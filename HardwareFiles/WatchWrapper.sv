==> flow/design.v <==
module PreWatch(seg0,seg1,seg2,seg3,seg4,seg5,options,mclk);
input mclk;
input [9:0] options;
output [6:0] seg0,seg1,seg2,seg3,seg4,seg5;
logic secondEnable,secondFinished,minuteFinished,minuteEnable,hourEnable,nothing;
logic [5:0] seconds,minutes;
logic [4:0] hours;
assign minuteEnable = secondFinished & secondEnable;
assign hourEnable = minuteFinished & minuteEnable;
cont_1s_RCO mclkConverter(.mclk,.reset(options[9]),.RCO(secondEnable));
counter_simpleSeconds #(.WIDTH(6),.TIMENUMBER(60))
secondWatch(.Enable(secondEnable),.Clk(mclk),.Clr(options[9]),.Q(seconds),.RCO(secondFinished),.load(options[8]),.mode(options[7:6]),.value(options[5:0]));
SEVENSEGDIS secondsDis(.times(seconds),.leftDis(seg1),.rightDis(seg0));
counter_simpleMinutes #(.WIDTH(6),.TIMENUMBER(60))
minuteWatch(.Enable(minuteEnable),.Clk(mclk),.Clr(options[9]),.Q(minutes),.RCO(minuteFinished),.load(options[8]),.mode(options[7:6]),.value(options[5:0]));
SEVENSEGDIS minutesDis(.times(minutes),.leftDis(seg3),.rightDis(seg2));
counter_simpleHours #(.WIDTH(5),.TIMENUMBER(24))
hourWatch(.Enable(hourEnable),.Clk(mclk),.Clr(options[9]),.Q(hours),.RCO(nothing),.load(options[8]),.mode(options[7:6]),.value(options[5:0]));
SEVENSEGDISHOUR hourDis(.times(hours),.leftDis(seg5),.rightDis(seg4));
endmodule 
module SEVENSEGDIS(leftDis,rightDis,times);
input [5:0] times;
output [6:0] leftDis,rightDis;
logic [6:0] leftDis,rightDis;
always_comb 
begin
	case(times)		 
	6'b000000 : rightDis = 7'b1000000;  
	6'b000001 : rightDis = 7'b1111001;  
	6'b000010 : rightDis = 7'b0100100;  
	6'b000011 : rightDis = 7'b0110000;  
	6'b000100 : rightDis = 7'b0011001;  
	6'b000101 : rightDis = 7'b0010010;  
	6'b000110 : rightDis = 7'b0000010;  
	6'b000111 : rightDis = 7'b1111000;  
	6'b001000 : rightDis = 7'b0000000;  
	6'b001001 : rightDis = 7'b0010000;  
	6'b001010 : rightDis = 7'b1000000;  
	6'b001011 : rightDis = 7'b1111001;  
	6'b001100 : rightDis = 7'b0100100;  
	6'b001101 : rightDis = 7'b0110000;  
	6'b001110 : rightDis = 7'b0011001;  
	6'b001111 : rightDis = 7'b0010010;  
	6'b010000 : rightDis = 7'b0000010;  
	6'b010001 : rightDis = 7'b1111000;  
	6'b010010 : rightDis = 7'b0000000;  
	6'b010011 : rightDis = 7'b0010000;  
	6'b010100 : rightDis = 7'b1000000;  
	6'b010101 : rightDis = 7'b1111001;  
	6'b010110 : rightDis = 7'b0100100;  
	6'b010111 : rightDis = 7'b0110000;  
	6'b011000 : rightDis = 7'b0011001;  
	6'b011001 : rightDis = 7'b0010010;  
	6'b011010 : rightDis = 7'b0000010;  
	6'b011011 : rightDis = 7'b1111000;  
	6'b011100 : rightDis = 7'b0000000;  
	6'b011101 : rightDis = 7'b0010000;  
	6'b011110 : rightDis = 7'b1000000;  
	6'b011111 : rightDis = 7'b1111001;  
	6'b100000 : rightDis = 7'b0100100;  
	6'b100001 : rightDis = 7'b0110000;  
	6'b100010 : rightDis = 7'b0011001;  
	6'b100011 : rightDis = 7'b0010010;  
	6'b100100 : rightDis = 7'b0000010;  
	6'b100101 : rightDis = 7'b1111000;  
	6'b100110 : rightDis = 7'b0000000;  
	6'b100111 : rightDis = 7'b0010000;  
	6'b101000 : rightDis = 7'b1000000;  
	6'b101001 : rightDis = 7'b1111001;  
	6'b101010 : rightDis = 7'b0100100;  
	6'b101011 : rightDis = 7'b0110000;  
	6'b101100 : rightDis = 7'b0011001;  
	6'b101101 : rightDis = 7'b0010010;  
	6'b101110 : rightDis = 7'b0000010;  
	6'b101111 : rightDis = 7'b1111000;  
	6'b110000 : rightDis = 7'b0000000;  
	6'b110001 : rightDis = 7'b0010000;  
	6'b110010 : rightDis = 7'b1000000;  
	6'b110011 : rightDis = 7'b1111001;  
	6'b110100 : rightDis = 7'b0100100;  
	6'b110101 : rightDis = 7'b0110000;  
	6'b110110 : rightDis = 7'b0011001;  
	6'b110111 : rightDis = 7'b0010010;  
	6'b111000 : rightDis = 7'b0000010;  
	6'b111001 : rightDis = 7'b1111000;  
	6'b111010 : rightDis = 7'b0000000;  
	6'b111011 : rightDis = 7'b0010000;  
	default : rightDis = 7'b1111111;
endcase
end
always_comb 
begin
	case(times)		 
	6'b000000 : leftDis = 7'b1000000;  
	6'b000001 : leftDis = 7'b1000000;  
	6'b000010 : leftDis = 7'b1000000;  
	6'b000011 : leftDis = 7'b1000000;  
	6'b000100 : leftDis = 7'b1000000;  
	6'b000101 : leftDis = 7'b1000000;  
	6'b000110 : leftDis = 7'b1000000;  
	6'b000111 : leftDis = 7'b1000000;  
	6'b001000 : leftDis = 7'b1000000;  
	6'b001001 : leftDis = 7'b1000000;  
	6'b001010 : leftDis = 7'b1111001;  
	6'b001011 : leftDis = 7'b1111001;  
	6'b001100 : leftDis = 7'b1111001;  
	6'b001101 : leftDis = 7'b1111001;  
	6'b001110 : leftDis = 7'b1111001;  
	6'b001111 : leftDis = 7'b1111001;  
	6'b010000 : leftDis = 7'b1111001;  
	6'b010001 : leftDis = 7'b1111001;  
	6'b010010 : leftDis = 7'b1111001;  
	6'b010011 : leftDis = 7'b1111001;  
	6'b010100 : leftDis = 7'b0100100;  
	6'b010101 : leftDis = 7'b0100100;  
	6'b010110 : leftDis = 7'b0100100;  
	6'b010111 : leftDis = 7'b0100100;  
	6'b011000 : leftDis = 7'b0100100;  
	6'b011001 : leftDis = 7'b0100100;  
	6'b011010 : leftDis = 7'b0100100;  
	6'b011011 : leftDis = 7'b0100100;  
	6'b011100 : leftDis = 7'b0100100;  
	6'b011101 : leftDis = 7'b0100100;  
	6'b011110 : leftDis = 7'b0110000;  
	6'b011111 : leftDis = 7'b0110000;  
	6'b100000 : leftDis = 7'b0110000;  
	6'b100001 : leftDis = 7'b0110000;  
	6'b100010 : leftDis = 7'b0110000;  
	6'b100011 : leftDis = 7'b0110000;  
	6'b100100 : leftDis = 7'b0110000;  
	6'b100101 : leftDis = 7'b0110000;  
	6'b100110 : leftDis = 7'b0110000;  
	6'b100111 : leftDis = 7'b0110000;  
	6'b101000 : leftDis = 7'b0011001;  
	6'b101001 : leftDis = 7'b0011001;  
	6'b101010 : leftDis = 7'b0011001;  
	6'b101011 : leftDis = 7'b0011001;  
	6'b101100 : leftDis = 7'b0011001;  
	6'b101101 : leftDis = 7'b0011001;  
	6'b101110 : leftDis = 7'b0011001;  
	6'b101111 : leftDis = 7'b0011001;  
	6'b110000 : leftDis = 7'b0011001;  
	6'b110001 : leftDis = 7'b0011001;  
	6'b110010 : leftDis = 7'b0010010;  
	6'b110011 : leftDis = 7'b0010010;  
	6'b110100 : leftDis = 7'b0010010;  
	6'b110101 : leftDis = 7'b0010010;  
	6'b110110 : leftDis = 7'b0010010;  
	6'b110111 : leftDis = 7'b0010010;  
	6'b111000 : leftDis = 7'b0010010;  
	6'b111001 : leftDis = 7'b0010010;  
	6'b111010 : leftDis = 7'b0010010;  
	6'b111011 : leftDis = 7'b0010010;  
	default : leftDis = 7'b1111111;
endcase
end
endmodule 
module SEVENSEGDISHOUR(leftDis,rightDis,times);
input [4:0] times;
output [6:0] leftDis,rightDis;
logic [6:0] leftDis,rightDis;
always_comb
begin
	case(times)		 
	5'b00000 : rightDis = 7'b1000000;  
	5'b00001 : rightDis = 7'b1111001;  
	5'b00010 : rightDis = 7'b0100100;  
	5'b00011 : rightDis = 7'b0110000;  
	5'b00100 : rightDis = 7'b0011001;  
	5'b00101 : rightDis = 7'b0010010;  
	5'b00110 : rightDis = 7'b0000010;  
	5'b00111 : rightDis = 7'b1111000;  
	5'b01000 : rightDis = 7'b0000000;  
	5'b01001 : rightDis = 7'b0010000;  
	5'b01010 : rightDis = 7'b1000000;  
	5'b01011 : rightDis = 7'b1111001;  
	5'b01100 : rightDis = 7'b0100100;  
	5'b01101 : rightDis = 7'b0110000;  
	5'b01110 : rightDis = 7'b0011001;  
	5'b01111 : rightDis = 7'b0010010;  
	5'b10000 : rightDis = 7'b0000010;  
	5'b10001 : rightDis = 7'b1111000;  
	5'b10010 : rightDis = 7'b0000000;  
	5'b10011 : rightDis = 7'b0010000;  
	5'b10100 : rightDis = 7'b1000000;  
	5'b10101 : rightDis = 7'b1111001;  
	5'b10110 : rightDis = 7'b0100100;  
	5'b10111 : rightDis = 7'b0110000;  
	default : rightDis = 7'b1111111;
endcase
end
always_comb 
begin
	case(times)		 
	5'b00000 : leftDis = 7'b1000000;  
	5'b00001 : leftDis = 7'b1000000;  
	5'b00010 : leftDis = 7'b1000000;  
	5'b00011 : leftDis = 7'b1000000;  
	5'b00100 : leftDis = 7'b1000000;  
	5'b00101 : leftDis = 7'b1000000;  
	5'b00110 : leftDis = 7'b1000000;  
	5'b00111 : leftDis = 7'b1000000;  
	5'b01000 : leftDis = 7'b1000000;  
	5'b01001 : leftDis = 7'b1000000;  
	5'b01010 : leftDis = 7'b1111001;  
	5'b01011 : leftDis = 7'b1111001;  
	5'b01100 : leftDis = 7'b1111001;  
	5'b01101 : leftDis = 7'b1111001;  
	5'b01110 : leftDis = 7'b1111001;  
	5'b01111 : leftDis = 7'b1111001;  
	5'b10000 : leftDis = 7'b1111001;  
	5'b10001 : leftDis = 7'b1111001;  
	5'b10010 : leftDis = 7'b1111001;  
	5'b10011 : leftDis = 7'b1111001;  
	5'b10100 : leftDis = 7'b0100100;  
	5'b10101 : leftDis = 7'b0100100;  
	5'b10110 : leftDis = 7'b0100100;  
	5'b10111 : leftDis = 7'b0100100;  
	default : leftDis = 7'b1111111;
endcase
end
endmodule 
module WatchWrapper(
input 		          		MAX10_CLK1_50,
output		     [6:0]		HEX0,
output		     [6:0]		HEX1,
output		     [6:0]		HEX2,
output		     [6:0]		HEX3,
output		     [6:0]		HEX4,
output		     [6:0]		HEX5,
input 		     [9:0]		SW
);
PreWatch M1(.mclk(MAX10_CLK1_50), .options(SW), .seg0(HEX0), .seg1(HEX1), .seg2(HEX2), .seg3(HEX3), .seg4(HEX4), .seg5(HEX5));
endmodule 
module cont_1s_RCO
	(
		input mclk, reset,
		output RCO   
  	);
  localparam CUENTA= 50000000;  
  integer conteo;
  logic w1; 
  always_ff @(negedge reset, posedge mclk)
	begin
	   if (reset == 1'b0 ) conteo <= 0;
	   else
				if (conteo == CUENTA) conteo <=0;  
				else conteo <= conteo + 1;
		end
	assign RCO = (conteo == CUENTA) ? 1'b1 : 1'b0 ;  
	endmodule 
module counter_simpleHours
#(parameter WIDTH =8, TIMENUMBER = 20)
(
	Enable,
	Clk,
	Clr,
	Q,
	RCO,
	load,
	mode,
	value
);
	input Enable,load;
	input [1:0] mode;
	input [5:0] value;
	input Clk, Clr ;
	output reg [WIDTH-1:0] Q;
	output RCO;
  always@ (negedge Clr, posedge Clk)
	begin
	   if (Clr == 1'b0 ) Q <= 0;
			else if(load == 1'b1) begin
				if(mode == 3)
					Q<= value;
			end
			else if(Enable == 1'b1) begin
				if(Q + 1 >= TIMENUMBER)
						Q <= 0;
					else Q<= Q + 1;
			end
		end
	assign RCO = (Q + 1 == TIMENUMBER) ? 1'b1 : 1'b0 ;
endmodule
module counter_simpleMinutes
#(parameter WIDTH =8, TIMENUMBER = 20)
(
	Enable,
	Clk,
	Clr,
	Q,
	RCO,
	load,
	mode,
	value
);
	input Enable,load;
	input [1:0] mode;
	input [5:0] value;
	input Clk, Clr ;
	output reg [WIDTH-1:0] Q;
	output RCO;
  always@ (negedge Clr, posedge Clk)
	begin
	   if (Clr == 1'b0 ) Q <= 0;
			else if(load == 1'b1) begin
				if(mode == 2)
					Q<= value;
			end
			else if(Enable == 1'b1) begin
				if(Q + 1 >= TIMENUMBER)
						Q <= 0;
					else Q<= Q + 1;
			end
		end
	assign RCO = (Q + 1 == TIMENUMBER) ? 1'b1 : 1'b0 ;
endmodule
module counter_simpleSeconds
#(parameter WIDTH =8, TIMENUMBER = 20)
(
	Enable,
	Clk,
	Clr,
	Q,
	RCO,
	load,
	mode,
	value
);
	input Enable,load;
	input [1:0] mode;
	input [5:0] value;
	input Clk, Clr ;
	output reg [WIDTH-1:0] Q;
	output RCO;
  always@ (negedge Clr, posedge Clk)
	begin
	   if (Clr == 1'b0 ) Q <= 0;
			else if(load == 1'b1) begin
				if(mode == 1)
					Q<= value;
			end
			else if(Enable == 1'b1) begin
				if(Q + 1 >= TIMENUMBER)
						Q <= 0;
					else Q<= Q + 1;
			end
		end
	assign RCO = (Q + 1 == TIMENUMBER) ? 1'b1 : 1'b0 ;
endmodule	
======== Reports on WatchWrapper ========
What the tools print for WatchWrapper, step after step.
Line numbers count from 1 in the design file above.
Operators: Yosys type, input widths -> output width; for muxes data width and select width s.
Library cell names are shortened.
The mark - stands for no value.
inputs
  design top .............................. WatchWrapper
  clock port .............................. MAX10_CLK1_50
  standard-cell library ................... sky130hd
  corner .................................. tt_025C_1v80

======== Word-level counts ========
Source: Yosys, flattened and elaborated, memories not mapped. Widths are those after wreduce. Registers that Yosys merges into a memory's read port (data or address) are not register bits. Print and check cells do not count.
Memory sizes are those after Yosys's memory passes, which may raise the word count (mostly to a power of two), join words into wider ones and drop unused or constant bits.
word-level totals
  word width x clocked read ports ......... 0
  output and inout port bits .............. 42
  bits of input ports ..................... 11
  bits in writable memories ............... 0
  bits in read-only memories .............. 2240
  bits in latches ......................... 0
  elaborated cells ........................ 50
  memories ................................ 6
  bits in registers ....................... 49
memory list
  name             words  width  read ports  wr ports  line  RTL
  (no name shown)  64     7      1           0         93    case(times)
  (no name shown)  64     7      1           0         27    case(times)
  (no name shown)  64     7      1           0         93
  (no name shown)  64     7      1           0         27
  (no name shown)  32     7      1           0         194   case(times)
  (no name shown)  32     7      1           0         164   case(times)
operators by class
  bitwise logic cells ..................... 2
  multiplexer cells ....................... 16
  add/subtract/negate cells ............... 4
  eq/ne operators ......................... 9
  multiply operators ...................... 0
  shifts and indexed selects .............. 0
  magnitude comparators ................... 3
  divide/modulo/power cells ............... 0
  reductions and logical operators ........ 6
operators with widths
  cell                   count
  $ge 32x6->1 const B    2
  $mux 6                 8
  $add 32x2->32 const B  1
  $eq 32x27->1 const B   1
  $ge 32x5->1 const B    1
  $mux 32                1
  $mux 5                 4
  $add 6x1->7 const B    2
  $eq 7x6->1 const B     2
  $ne 2x1->1 const B     3
  $reduce_and 2->1       3
  $reduce_bool 2->1      3
  $add 5x1->6 const B    1
  $eq 2x2->1 const B     2
  $mux 1                 3
  $and 1x1->1            2
  $eq 2x1->1 const B     1

======== Depth ========
Depth = most cells in a row (Yosys ltp): at word level without a register or memory, in the mapped netlist without a sequential cell, where the memories' decode and read muxes count.
depth
  word-level depth ........................ 7
  ABC_AREA ................................ 0
  mapped depth ............................ 9
  mapped depth without buffers ............ 7

======== After synthesis ========
The flow's flattened synthesis, as Yosys stat reports it; memories are mapped. The netlist is that of the ABC_AREA named above (0 if unset); the other value can give another one.
synthesis totals
  sequential area ......................... 0.0012262 mm²
  mapped cells ............................ 637
  mapped area ............................. 0.0049973 mm²
  flip-flop cells ......................... 49
  buffer cells ............................ 50
cell types
  cell      count  total area (µm²)
  dfrtp_1   49     1.23E+03
  ha_1      27     337.824
  nand2_1   69     258.998
  o21ai_0   50     250.24
  xnor2_1   23     201.443
  nor2_1    52     195.187
  mux2i_1   19     190.182
  a21oi_1   33     165.158
  nand3_1   29     145.139
  clkbuf_1  32     120.115
  a211oi_1  13     97.594
  inv_1     22     82.579
  nor3_1    15     75.072
  o211ai_1  10     75.072
  xor2_1    7      61.309
  a21boi_0  8      60.058
  and2_1    9      56.304
  and3_1    9      56.304
Not listed: further types 61, cells in them 161.
The figures by module come from a second, unflattened synthesis with its own total; it is not the netlist above.
unflattened totals
  cell total of the unflattened synthesis .. 686
  area total of the unflattened synthesis .. 0.0055353 mm²
Rows give one instance, submodules left out.
modules
  module                 area (mm²)  instances  cells  seq. area (mm²)
  SEVENSEGDIS            0.0010435   2          148    0
  cont_1s_RCO            0.0015903   1          157    0.0008008
  counter_simpleMinutes  0.0005067   1          63     0.0001501
  counter_simpleHours    0.0004617   1          56     0.0001251
  counter_simpleSeconds  0.0004542   1          52     0.0001501
  SEVENSEGDISHOUR        0.0004229   1          60     0
  PreWatch               0.0000125   1          2      0
  WatchWrapper           0           1          0      0

======== Timing after synthesis ========
OpenSTA on the mapped netlist: ideal clock, no wires. The path of least setup slack (recovery checks aside). Input and output delay are each 20% of the period. Register names are those of the netlist, which keeps one name where synthesis merged equal registers.
timing path after synthesis
  path type ............................... reg2out
  start ................................... reg M1.minuteWatch.Q[1]
  end ..................................... out HEX2[0]
  data required time ...................... 2224 ps
  launch time at the first pin ............ 0 ps
  stages .................................. 10
  path slack .............................. 344 ps
  path buffers ............................ 2
  data arrival time ....................... 1880 ps
  path delay .............................. 1880 ps
  external output delay ................... 556 ps
  period .................................. 2780 ps
  period reached after synthesis .......... 2436 ps
"path delay" is the arrival time less input delay plus setup time.
A path that ends at an output port has no setup time.
"stages" counts driving pins, that of a launching flip-flop among them; a cell with two outputs on the path counts twice.
"period reached after synthesis" is the clock period less the worst setup slack; recovery checks do not enter. This is arithmetic on one report: input and output delays are still those of the set period (20% each).
The rows between start and end are the longest chain of elaborated cells between them; the timing report does not say that the signal goes this way. Where chains are equally long, one stands for them.
A line is the first line of the expression or statement that the cell stems from. Yosys adds cells for indexed reads and writes and turns some case tables into memories.
The chain passes a memory read, where the word-level depth is cut; so it can be longer than that depth.
A register here has more assigning lines than the two given.
on the way, after synthesis
  cell sequence ........................... dfrtp_1 -> clkbuf_8 -> inv_1 -> ha_1 -> clkbuf_1 -> nand2_1 -> and3_1 -> a211oi_1 -> a311oi_1 -> a21oi_1
  length of the longest elaborated chain .. 1
  elaborated cells between the ends (all ways) .. 1
  source lines of those cells ............. 1
  classes of those cells .................. memory (1)
ends and longest elaborated chain, after synthesis
  element        line  RTL
  from (decl)    301   output reg [WIDTH-1:0] Q;
  from (assign)  308   Q<= value;
  from (assign)  313   else Q<= Q + 1;
  $mem_v2 64x7   27    case(times)
  to (decl)      227   output [6:0] HEX2,

Hand-over note for WatchWrapper

2 stored runs of WatchWrapper in the flow (synthesis by Yosys, layout by OpenROAD, sky130hd cells), in arbitrary order. Constraints: input delay and output delay 20% of the set period each, output load 0.01 pF.

---- entry A ----
settings
  period_ns = 1.89
  CORE_UTILIZATION = 48
  SETUP_SLACK_MARGIN = 0.22
  PLACE_DENSITY_LB_ADDON = 0.28
  CORE_MARGIN = 7
  CELL_PAD_IN_SITES_DETAIL_PLACEMENT = 1
  SLEW_MARGIN = 20
  CAP_MARGIN = 20
results
  unfinished; error DPL-0033 in clock tree synthesis

---- entry B ----
settings
  period_ns = 2.79
  CORE_UTILIZATION = 39
  SETUP_SLACK_MARGIN = 0.46
  PLACE_DENSITY_LB_ADDON = 0.28
  CELL_PAD_IN_SITES_DETAIL_PLACEMENT = 2
  ABC_AREA = 0
  GPL_TIMING_DRIVEN = 1
  GPL_ROUTABILITY_DRIVEN = 0
  CAP_MARGIN = 10
  SLEW_MARGIN = 0
  MAX_ROUTING_LAYER = met4
  CORE_MARGIN = 2
results
  unfinished; error DPL-0033 in clock tree synthesis

End of note.
